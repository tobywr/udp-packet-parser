==> flow/design.v <==
`timescale 1ns / 1ps
module cycle_counter (
    input logic clk,
    input logic rst_n,
    input logic start_counter,
    input logic stop_counter,
    output logic [15:0] cycle_count,
    output logic is_counting
);
  logic [15:0] current_count_reg;
  logic        is_counting_reg;
  assign is_counting = is_counting_reg;
  always_ff @(posedge clk or negedge rst_n) begin
    if (!rst_n) begin
      is_counting_reg <= 1'b0;
    end else if (start_counter) begin
      is_counting_reg <= 1'b1;
    end else if (stop_counter) begin
      is_counting_reg <= 1'b0;
    end
  end
  always_ff @(posedge clk or negedge rst_n) begin
    if (!rst_n) begin
      current_count_reg <= 16'd0;
    end else if (start_counter) begin
      current_count_reg <= 16'd1;   
    end else if (is_counting_reg) begin
      current_count_reg <= current_count_reg + 1;
    end
  end
  always_ff @(posedge clk or negedge rst_n) begin
    if (!rst_n) begin
      cycle_count <= 16'd0;
    end else if (stop_counter) begin
      cycle_count <= current_count_reg;
    end
  end
endmodule
# Reports on cycle_counter
# Tool output for the design above, in the order of the flow.
# Lines are those of the file above, counted from 1.
# Operators: Yosys type, input widths -> output width; for muxes data width and select width s.
# Cell names lack the library's common part.
# Not given: n/a
# setup
design	cycle_counter
clk_port	clk
lib	sky130hd
lib_corner	tt_025C_1v80

# Word level
# Source: Yosys, flattened and elaborated, memories not mapped. Widths are those after wreduce. Registers that Yosys merges into a memory's read port (data or address) are not register bits. Print and check cells do not count. Equal cells are merged and count once.
# bits
register_bits	33
latchBits	0
ramBits	0
rom_bits	0
clocked_rd_ports_x_width	0
n_memories	0
in_bits	4
out_inout_bits	17
# classes
add_sub_neg	1
mul	0
n_div	0
compare	0
n_eq	0
n_shift	0
n_mux	4
logic	0
reduce_and_logical	2
# ops
op	n
$mux 16	2
$add 16x1->16 const B	1
$reduce_bool 2->1	2
$mux 1	2

# Logic depth
# Depth = most cells in a row (Yosys ltp): at word level without a register or memory, in the mapped netlist without a sequential cell, where the memories' decode and read muxes count.
# logic_depth
word_depth	3
abc_area	0
mapped_depth	5
depth_no_buf	5

# After synthesis
# The flow's flattened synthesis, as Yosys stat reports it; memories are mapped. The netlist is that of the ABC_AREA named above (0 if unset); the other value can give another one.
# types
cell	n	area_total_um2
dfrtp_1	33	825.792
mux2_2	16	180.173
xnor2_1	10	87.584
nor2_1	13	48.797
o2111ai_4	1	26.275
nor4_2	2	25.024
inv_1	6	22.522
nand4_4	1	21.27
o211ai_4	1	21.27
nand3_1	4	20.019
nor3_1	4	20.019
a21oi_1	3	15.014
ha_1	1	12.512
nand4_2	1	12.512
or3_1	2	12.512
buf_6	1	11.261
mux2_1	1	11.261
nand2_1	3	11.261
# Other cell types: 12; their cells: 15.
# mapped
mapped_cells	118
yosys_area_mm2	0.0014877
ffs	33
buf_cells	5

# Worst setup path after synthesis
# OpenSTA on the mapped netlist: ideal clock, no wires. The path of least setup slack (recovery checks aside). Input and output delay are each 20% of the period. Register names are those of the netlist, which keeps one name where synthesis merged equal registers.
# synth_timing
path_kind	register to register
from	register is_counting_reg
to	register current_count_reg[15]
period_ns	1.84
t_first_pin_ns	0.000
arrival_ns	1.310
setup_slack_ns	0.403
delay_ns	1.437
driving_pins	6
synth_period_reached_ns	1.437
# "delay_ns" is the arrival time less input delay plus setup time.
# "driving_pins": output pins that drive a net of the path, with the launching flip-flop's if there is one; two outputs of one cell count as two.
# "synth_period_reached_ns" = period - worst setup slack (recovery checks aside). The figure is calculated, with input and output delays left at 20% of the set period.
# Between the ends stands the longest chain of elaborated cells between them, by number of cells; it is not shown to be the way that was timed. Of several equally long chains one is given.
# Each line given opens the expression or statement behind the cell; cells for indexed reads and writes are added by Yosys, which also makes memories of some case tables.
# A register here has more assigning lines than the two given.
# synth_via
path_cell_list	dfrtp_1 -> buf_2 -> o2111ai_4 -> nor2_4 -> nand4_1 -> mux2_1
elab_chain_len	2
# synth_lines
item	line_no	source
from (decl)	11	logic        is_counting_reg;
from (assign)	15	is_counting_reg <= 1'b0;
from (assign)	17	is_counting_reg <= 1'b1;
$mux 16	27	end else if (is_counting_reg) begin
$mux 16	25	end else if (start_counter) begin
to (assign)	24	current_count_reg <= 16'd0;
to (assign)	28	current_count_reg <= current_count_reg + 1;
to (decl)	10	logic [15:0] current_count_reg;

# Worst path after layout
# Path of least setup slack in the final report of run A (OpenROAD, finished layout, wires in). Where an end is a register, its clock arrival counts in the times.
# layout_timing
path_kind	register to register
from	register current_count_reg[0]
to	register current_count_reg[14]
period_ns	1.89
t_first_pin_ns	0.29
arrival_ns	1.61
setup_slack_ns	0.46
driving_pins	6
# Between the ends stands the longest chain of elaborated cells between them, by number of cells; it is not shown to be the way that was timed. Of several equally long chains one is given.
# A register here has more assigning lines than the two given.
# layout_via
path_cell_list	dfrtp_2 -> ha_2 -> o211ai_4 -> nor4_4 -> xnor2_1 -> nor2_1
elab_chain_len	3
# layout_lines
item	line_no	source
from (decl)	10	logic [15:0] current_count_reg;
from (assign)	24	current_count_reg <= 16'd0;
from (assign)	28	current_count_reg <= current_count_reg + 1;
$add 16x1->16	28
$mux 16	27	end else if (is_counting_reg) begin
$mux 16	25	end else if (start_counter) begin
to (assign)	24
to (assign)	28
to (decl)	10

# Measured data: module cycle_counter, platform sky130hd, 2 stored runs of the flow under differing settings, order arbitrary. Input and output delays are each 20% of the period that was set; the output load is 0.01 pF.
# "timing.worst_path_ns" = time allowed to the worst setup path (clock period - input delay - output delay, where it has them) - its slack; a late launch clock adds to it, a late capture clock takes from it.
# "design_power_mw" rests on the timing tool's default activity at the inputs, not on a simulated workload.
# Settings: - = not set for that run.
setting or result,run A,run B
period_ns,1.89,1.59
CORE_UTILIZATION,28,40
SETUP_SLACK_MARGIN,0.44,-
PLACE_DENSITY_LB_ADDON,0.28,-
CORE_ASPECT_RATIO,0.59,-
CORE_MARGIN,10,2
GPL_ROUTABILITY_DRIVEN,1,-
CTS_CLUSTER_DIAMETER,161,-
CAP_MARGIN,0,20
SLEW_MARGIN,30,20
MIN_ROUTING_LAYER,met2,-
timing.worst_path_ns,1.43,1.16
timing.worst_path_kind,register to register,register to output
synthArea_mm2,0.0014877,0.0014877
design_power_mw,1.605,1.748
finalUtil_pct,40.6,53.5
final_setup_ws_ns,0.458,0.109
die_mm2,0.0087309,0.0042231
